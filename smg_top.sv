==> flow/design.v <==
module number_gen (
	input clk,     
	input rst_n,   
	output 	[7:0]	number_data
);
	parameter	 T_demulti = 12'd4000; 
	reg		[11:0]	count1;
	reg 	[11:0]	count2;
	always_ff @(posedge clk or negedge rst_n) begin : proc_T1_demultiplication
		if(~rst_n) begin
			count1 <= 11'b0;
		end else begin
			if(count1 == T_demulti) begin
				count1 <= 11'b0;
			end else begin
				count1 <= count1 + 1'b1;
			end
		end
	end  
	always_ff @(posedge clk or negedge rst_n) begin : proc_T2_demultiplication
		if(~rst_n) begin
			count2 <= 11'b0;
		end else begin
			if(count2 == T_demulti) begin
				count2 <= 11'b0;
			end else begin
				if(count1 == T_demulti) begin
					count2 <= count2 + 1'b1;
				end
			end
		end  
	end  
	reg		[7:0]	rnumber_data;
	always_ff @(posedge clk or negedge rst_n) begin : proc_rnumber_data
		if(~rst_n) begin
			rnumber_data <= 0;
		end else begin
			if(count2 == T_demulti) begin
				rnumber_data <= rnumber_data + 1'b1;
			end
		end
	end
	assign	number_data = rnumber_data;
endmodule  
module smg_display (
	input clk,     
	input rst_n,   
	input    [7:0]    number_data,
	output   [1:0]    column_scan_signal,   
	output   [7:0]    row_scan_signal
);
	reg [31:0] rten_data;
	reg [31:0] rone_data;
	always_ff @(posedge clk or negedge rst_n) begin : proc_data_gen
		if(~rst_n) begin
			rten_data <= 0;
			rone_data <= 0;
		end else begin
			rten_data <= number_data/10;
			rone_data <= number_data%10;
		end
	end  
	parameter    _0 = 8'b1100_0000,    _1 = 8'b1111_1001,    _2 = 8'b1010_0100,
				 _3 = 8'b1011_0000,    _4 = 8'b1001_1001,    _5 = 8'b1001_0010,
				 _6 = 8'b1000_0010,    _7 = 8'b1111_1000,    _8 = 8'b1000_0000,
				 _9 = 8'b1001_0000;
	reg [7:0] rten_smg_data;   
	always_ff @(posedge clk) begin : proc_rten_smg_data
		if(~rst_n) begin
			rten_smg_data <= 8'hff;
		end else begin
			case (rten_data)
				4'd0	  :	rten_smg_data <= _0;
				4'd1	  :	rten_smg_data <= _1;
				4'd2	  :	rten_smg_data <= _2;
				4'd3	  :	rten_smg_data <= _3;
				4'd4	  :	rten_smg_data <= _4;
				4'd5	  :	rten_smg_data <= _5;
				4'd6	  :	rten_smg_data <= _6;
				4'd7	  :	rten_smg_data <= _7;
				4'd8	  :	rten_smg_data <= _8;
				4'd9	  :	rten_smg_data <= _9;
				default   : ;
			endcase  
		end  
	end  
	reg [7:0] rone_smg_data;   
	always_ff @(posedge clk) begin : proc_rone_smg_data
		if(~rst_n) begin
			rone_smg_data <= 8'hff;
		end else begin
			case (rone_data)
				4'd0	  :	rone_smg_data <= _0;
				4'd1	  :	rone_smg_data <= _1;
				4'd2	  :	rone_smg_data <= _2;
				4'd3      :	rone_smg_data <= _3;
				4'd4	  :	rone_smg_data <= _4;
				4'd5	  :	rone_smg_data <= _5;
				4'd6	  :	rone_smg_data <= _6;
				4'd7	  :	rone_smg_data <= _7;
				4'd8	  :	rone_smg_data <= _8;
				4'd9	  :	rone_smg_data <= _9;
				default   : ;
			endcase  
		end  
	end  
	parameter	 T_demulti = 10'd707; 
	reg [9:0] count1;
	reg [9:0] count2;
	always_ff @(posedge clk or negedge rst_n) begin : proc_T1_demultiplication
		if(~rst_n) begin
			count1 <= 10'b0;
		end else begin
			if(count1 == T_demulti) begin
				count1 <= 10'b0;
			end else begin
				count1 <= count1 + 1'b1;
			end
		end
	end  
	always_ff @(posedge clk or negedge rst_n) begin : proc_T2_demultiplication
		if(~rst_n) begin
			count2 <= 10'b0;
		end else begin
			if(count2 == T_demulti) begin
				count2 <= 10'b0;
			end else begin
				if(count1 == T_demulti) begin
					count2 <= count2 + 1'b1;
				end
			end
		end  
	end  
	reg [1:0] rcolumn_scan_signal;
	always_ff @(posedge clk or negedge rst_n) begin : proc_rcolumn_scan_signal
		if(~rst_n) begin
			rcolumn_scan_signal <= 2'b10;
		end else begin
			if(count2 == T_demulti) begin
				rcolumn_scan_signal <= {rcolumn_scan_signal[0],rcolumn_scan_signal[1]};
			end	
		end
	end  
	reg [7:0] rrow_scan_signal;
	always_ff @(posedge clk or negedge rst_n) begin : proc_rrow_scan_signal
		if(~rst_n) begin
			rrow_scan_signal <= 8'b0;
		end else begin
			case (rcolumn_scan_signal)
				2'b10	:	rrow_scan_signal <= rone_smg_data;
				2'b01 	: 	rrow_scan_signal <= rten_smg_data;
				default : 	rrow_scan_signal <= 2'bz;
			endcase
		end
	end  
	assign 	column_scan_signal = rcolumn_scan_signal;
	assign 	row_scan_signal = rrow_scan_signal;
endmodule  
module smg_top (
	input clk,     
	input rst_n,   
	output 	[1:0] 	column_scan_signal,
	output 	[7:0]	row_scan_signal
);
	logic 	[7:0]	number_data;
	number_gen 			u_0(
		.clk        (clk),
		.rst_n      (rst_n),
		.number_data(number_data)
		);
	smg_display u_1(
		.clk               (clk),
		.rst_n             (rst_n),
		.number_data       (number_data),
		.column_scan_signal(column_scan_signal),
		.row_scan_signal   (row_scan_signal)
		);
endmodule
== Step by step through the tools: smg_top ==
What the tools print for smg_top, step after step.
Lines are those of the file above, counted from 1.
Library cell names are shortened.
A cell with - has no value.

* Top: smg_top
* Clock port: clk
* Library: sky130hd
* Library corner: tt_025C_1v80

== Elaborated design ==
Yosys after proc, flatten, opt, wreduce and memory -nomap, before mapping. Memory bits, and registers merged into a memory's read port (data or address), are not among the register bits. Print and check cells are not counted. Equal cells are merged and count once.

* Add/subtract/negate cells: 5
* Divide/modulo/power cells: 2
* Equal/unequal tests: 24
* Multiplexer cells: 9
* Reduce/logical cells: 6

{| class="wikitable"
|+ Operators with widths
! cell !! count
|-
| 32-bit by 3-bit == test with 1-bit output (second input constant) || 8
|-
| 8-bit parallel mux with 10-bit select || 2
|-
| 32-bit by 2-bit == test with 1-bit output (second input constant) || 4
|-
| 32-bit by 4-bit == test with 1-bit output (second input constant) || 4
|-
| 8-bit by 4-bit divider with 32-bit output (second input constant) || 1
|-
| 8-bit by 4-bit modulo with 32-bit output (second input constant) || 1
|-
| 32-bit by 1-bit == test with 1-bit output (second input constant) || 2
|-
| 32-bit zero test || 2
|-
| 12-bit two-way mux || 3
|-
| 10-bit two-way mux || 3
|-
| 12-bit by 1-bit adder with 12-bit output (second input constant) || 2
|-
| 12-bit == test (second input constant) || 2
|-
| 10-bit by 1-bit adder with 10-bit output (second input constant) || 2
|-
| 10-bit == test (second input constant) || 2
|-
| 10-bit nonzero test || 2
|-
| 8-bit parallel mux with 2-bit select || 1
|-
| 8-bit by 1-bit adder with 8-bit output (second input constant) || 1
|-
| 2-bit nonzero test || 2
|-
| 2-bit by 1-bit == test with 1-bit output (second input constant) || 1
|-
| 2-bit == test (second input constant) || 1
|}

* Register bits: 142
* Input port bits: 2
* Output and inout port bits: 10
* Cells after elaboration: 57

== Logic depth ==
Longest topological path by Yosys (ltp), each cell counted once; first at word level (registers and memories cut), then after technology mapping (sequential cells cut; the memories' decode and read muxes count).

* Word-level depth: 3
* ABC_AREA: 1
* Depth in mapped cells: 26
* Mapped depth without buffers: 26

== Synthesis result ==
Yosys stat after the flow's synthesis: flattened, memories mapped to cells. It holds for the ABC_AREA given above (unset counts as 0); a run with the other value may have another netlist.
Totals and module areas in this step are rounded.

{| class="wikitable"
|+ Cell types
! cell type !! count !! total area (sq um)
|-
| dfrtp_1 || 98 || 2.45E+03
|-
| nand2_1 || 161 || 604.33
|-
| inv_1 || 117 || 439.171
|-
| dfxtp_1 || 14 || 280.269
|-
| nand3_1 || 54 || 270.259
|-
| nor2_1 || 54 || 202.694
|-
| a21oi_1 || 37 || 185.178
|-
| ha_1 || 14 || 175.168
|-
| nor3_1 || 33 || 165.158
|-
| o21ai_0 || 24 || 120.115
|-
| xor2_1 || 13 || 113.859
|-
| nor4_1 || 17 || 106.352
|-
| nand4_1 || 15 || 93.84
|-
| nand3_2 || 6 || 60.058
|-
| nand3b_1 || 5 || 37.536
|-
| o211ai_1 || 5 || 37.536
|-
| inv_2 || 8 || 30.029
|-
| nor3_2 || 3 || 30.029
|}

Not listed: further types 28, cells in them 39.

* Cells in the netlist: 717
* Mapped area: 5750 sq um
* Area of sequential cells: 2760 sq um
* Flip-flops: 113
* Buffer cells: 7

== Path before layout ==
Path of least setup slack by OpenSTA after synthesis, without wires, with an ideal clock, recovery checks aside; 20% of the period is set as input and as output delay. Where synthesis merged equal registers, the netlist keeps one of their names.

* Path type: reg2reg
* Start point: register u_0.rnumber_data[5]
* End point: register u_1.rone_data[15]
* Clock period: 4.25 ns
* Launch time at the first pin: 0.000 ns
* Arrival: 3.011 ns
* Setup slack: 1.126 ns
* Delay of the path: 3.124 ns
* Stages on the path: 23
* Synthesis period reached: 3.124 ns

"delay of the path" = arrival - input delay + setup time.
"stages on the path": output pins that drive a net of the path, with the launching flip-flop's if there is one; two outputs of one cell count as two.
"synthesis period reached" = period - worst setup slack (recovery checks aside). The figure is calculated, with input and output delays left at 20% of the set period.
Between the ends stands the longest chain of elaborated cells between them, by number of cells; it is not shown to be the way that was timed. Of several equally long chains one is given.
Each line given opens the expression or statement behind the cell; cells for indexed reads and writes are added by Yosys, which also makes memories of some case tables.

* Path through: dfrtp_1 -> inv_2 -> nand2_1 -> ha_1 -> nand3b_2 -> nand3_1 -> nand2_1 -> nand2_1 -> nand2_1 -> nand2_2 -> nand3_4 -> nand2_1 -> nand3_2 -> nand2_4 -> nand3_1 -> nand2_2 -> inv_1 -> ha_1 -> nand3b_1 -> nand2_1 -> o21ai_0 -> nand2_1 -> inv_1
* Cells in the longest elaborated chain: 1

{| class="wikitable"
|+ RTL lines, path after synthesis
! what !! RTL line !! text
|-
| from (decl) || 33 || <nowiki>reg [7:0] rnumber_data;</nowiki>
|-
| from (assign) || 36 || <nowiki>rnumber_data <= 0;</nowiki>
|-
| from (assign) || 39 || <nowiki>rnumber_data <= rnumber_data + 1'b1;</nowiki>
|-
| 8-bit by 4-bit modulo with 32-bit output || 60 || <nowiki>rone_data <= number_data%10;</nowiki>
|-
| to (assign) || 57 || <nowiki>rone_data <= 0;</nowiki>
|-
| to (assign) || 60 ||
|-
| to (decl) || 53 || <nowiki>reg [31:0] rone_data;</nowiki>
|}

== Path in the finished layout ==
From the final timing report of run A: the path of least setup slack in the routed layout; clock arrival at registers is part of the times.

* Path type: reg2reg
* Start point: register u_0.rnumber_data[5]
* End point: register u_1.rone_data[15]
* Clock period: 6.93 ns
* Launch time at the first pin: 0.41 ns
* Arrival: 4.07 ns
* Setup slack: 3.16 ns
* Stages on the path: 23

Between the ends stands the longest chain of elaborated cells between them, by number of cells; it is not shown to be the way that was timed. Of several equally long chains one is given.

* Path through: dfrtp_1 -> inv_2 -> nand2_1 -> ha_1 -> nand3b_2 -> nand3_1 -> nand2_1 -> nand2_1 -> nand2_1 -> nand2_2 -> nand3_4 -> nand2_1 -> nand3_2 -> nand2_4 -> nand3_1 -> nand2_2 -> inv_1 -> ha_1 -> nand3b_1 -> nand2_1 -> o21ai_0 -> nand2_1 -> inv_1
* Cells in the longest elaborated chain: 1

{| class="wikitable"
|+ RTL lines, path after layout
! what !! RTL line !! text
|-
| from (decl) || 33 || <nowiki>reg [7:0] rnumber_data;</nowiki>
|-
| from (assign) || 36 || <nowiki>rnumber_data <= 0;</nowiki>
|-
| from (assign) || 39 || <nowiki>rnumber_data <= rnumber_data + 1'b1;</nowiki>
|-
| 8-bit by 4-bit modulo with 32-bit output || 60 || <nowiki>rone_data <= number_data%10;</nowiki>
|-
| to (assign) || 57 || <nowiki>rone_data <= 0;</nowiki>
|-
| to (assign) || 60 ||
|-
| to (decl) || 53 || <nowiki>reg [31:0] rone_data;</nowiki>
|}

FLOW RESULTS
============

Below are 2 stored runs of the flow (Yosys, OpenROAD; platform sky130hd) on smg_top, each with its settings and what was measured, unordered. Constraints: input delay and output delay 20% of the set period each, output load 0.01 pF.
"reached clock period" = clock period - worst setup slack. The figure is calculated, with input and output delays left at 20% of the set period.
"allowed time less slack (worst setup path)" is the time allowed to the run's worst setup path (the clock period less input and output delay, where it has them) less its slack. Clock arrival times count: a late capture clock shortens it, a late launch clock lengthens it.
"total power of the final layout": no workload was simulated; the value follows from the tool's default switching activity.
Results are given in rounded form.

=== Run A ===
{| class="wikitable"
! Setting !! Value
|-
| period_ns || 6.93
|-
| CORE_UTILIZATION || 26
|-
| PLACE_DENSITY_LB_ADDON || 0.01
|-
| CELL_PAD_IN_SITES_GLOBAL_PLACEMENT || 0
|-
| TNS_END_PERCENT || 95
|-
| ABC_AREA || 1
|-
| GPL_TIMING_DRIVEN || 0
|-
| GPL_ROUTABILITY_DRIVEN || 1
|-
| CTS_CLUSTER_SIZE || 84
|-
| CAP_MARGIN || 20
|-
| CORE_MARGIN || 2
|-
| SLEW_MARGIN || 20
|-
! Result !! Value
|-
| Smallest setup slack || 3.16 ns
|-
| Worst hold slack in the final report || 0.445 ns
|-
| Cell area after synthesis || 5750 sq um
|-
| Reached clock period || 3.765 ns
|-
| Total power of the final layout || 1660 µW
|-
| Total die area || 23300 sq um
|-
| Standard-cell area after layout || 6900 sq um
|-
| Allowed time less slack (worst setup path) || 3.77 ns
|-
| Class of the worst setup path || reg2reg
|-
| Total negative setup slack || 0.000 ns
|-
| Utilization of the finished layout || 0.317
|}

=== Run B ===
{| class="wikitable"
! Setting !! Value
|-
| period_ns || 5.28
|-
| CORE_UTILIZATION || 37
|-
| SETUP_SLACK_MARGIN || 1.57
|-
| PLACE_DENSITY_LB_ADDON || 0.23
|-
| CELL_PAD_IN_SITES_DETAIL_PLACEMENT || 2
|-
| ABC_AREA || 0
|-
| GPL_TIMING_DRIVEN || 1
|-
| MIN_ROUTING_LAYER || met2
|-
| MAX_ROUTING_LAYER || met4
|-
| CAP_MARGIN || 20
|-
| CORE_MARGIN || 2
|-
| SLEW_MARGIN || 20
|-
! Result !! Value
|-
| Smallest setup slack || 1.37 ns
|-
| Worst hold slack in the final report || 0.477 ns
|-
| Cell area after synthesis || 5810 sq um
|-
| Reached clock period || 3.905 ns
|-
| Total power of the final layout || 2090 µW
|-
| Total die area || 16700 sq um
|-
| Standard-cell area after layout || 7030 sq um
|-
| Allowed time less slack (worst setup path) || 3.91 ns
|-
| Class of the worst setup path || reg2reg
|-
| Total negative setup slack || 0.000 ns
|-
| Utilization of the finished layout || 0.461
|}
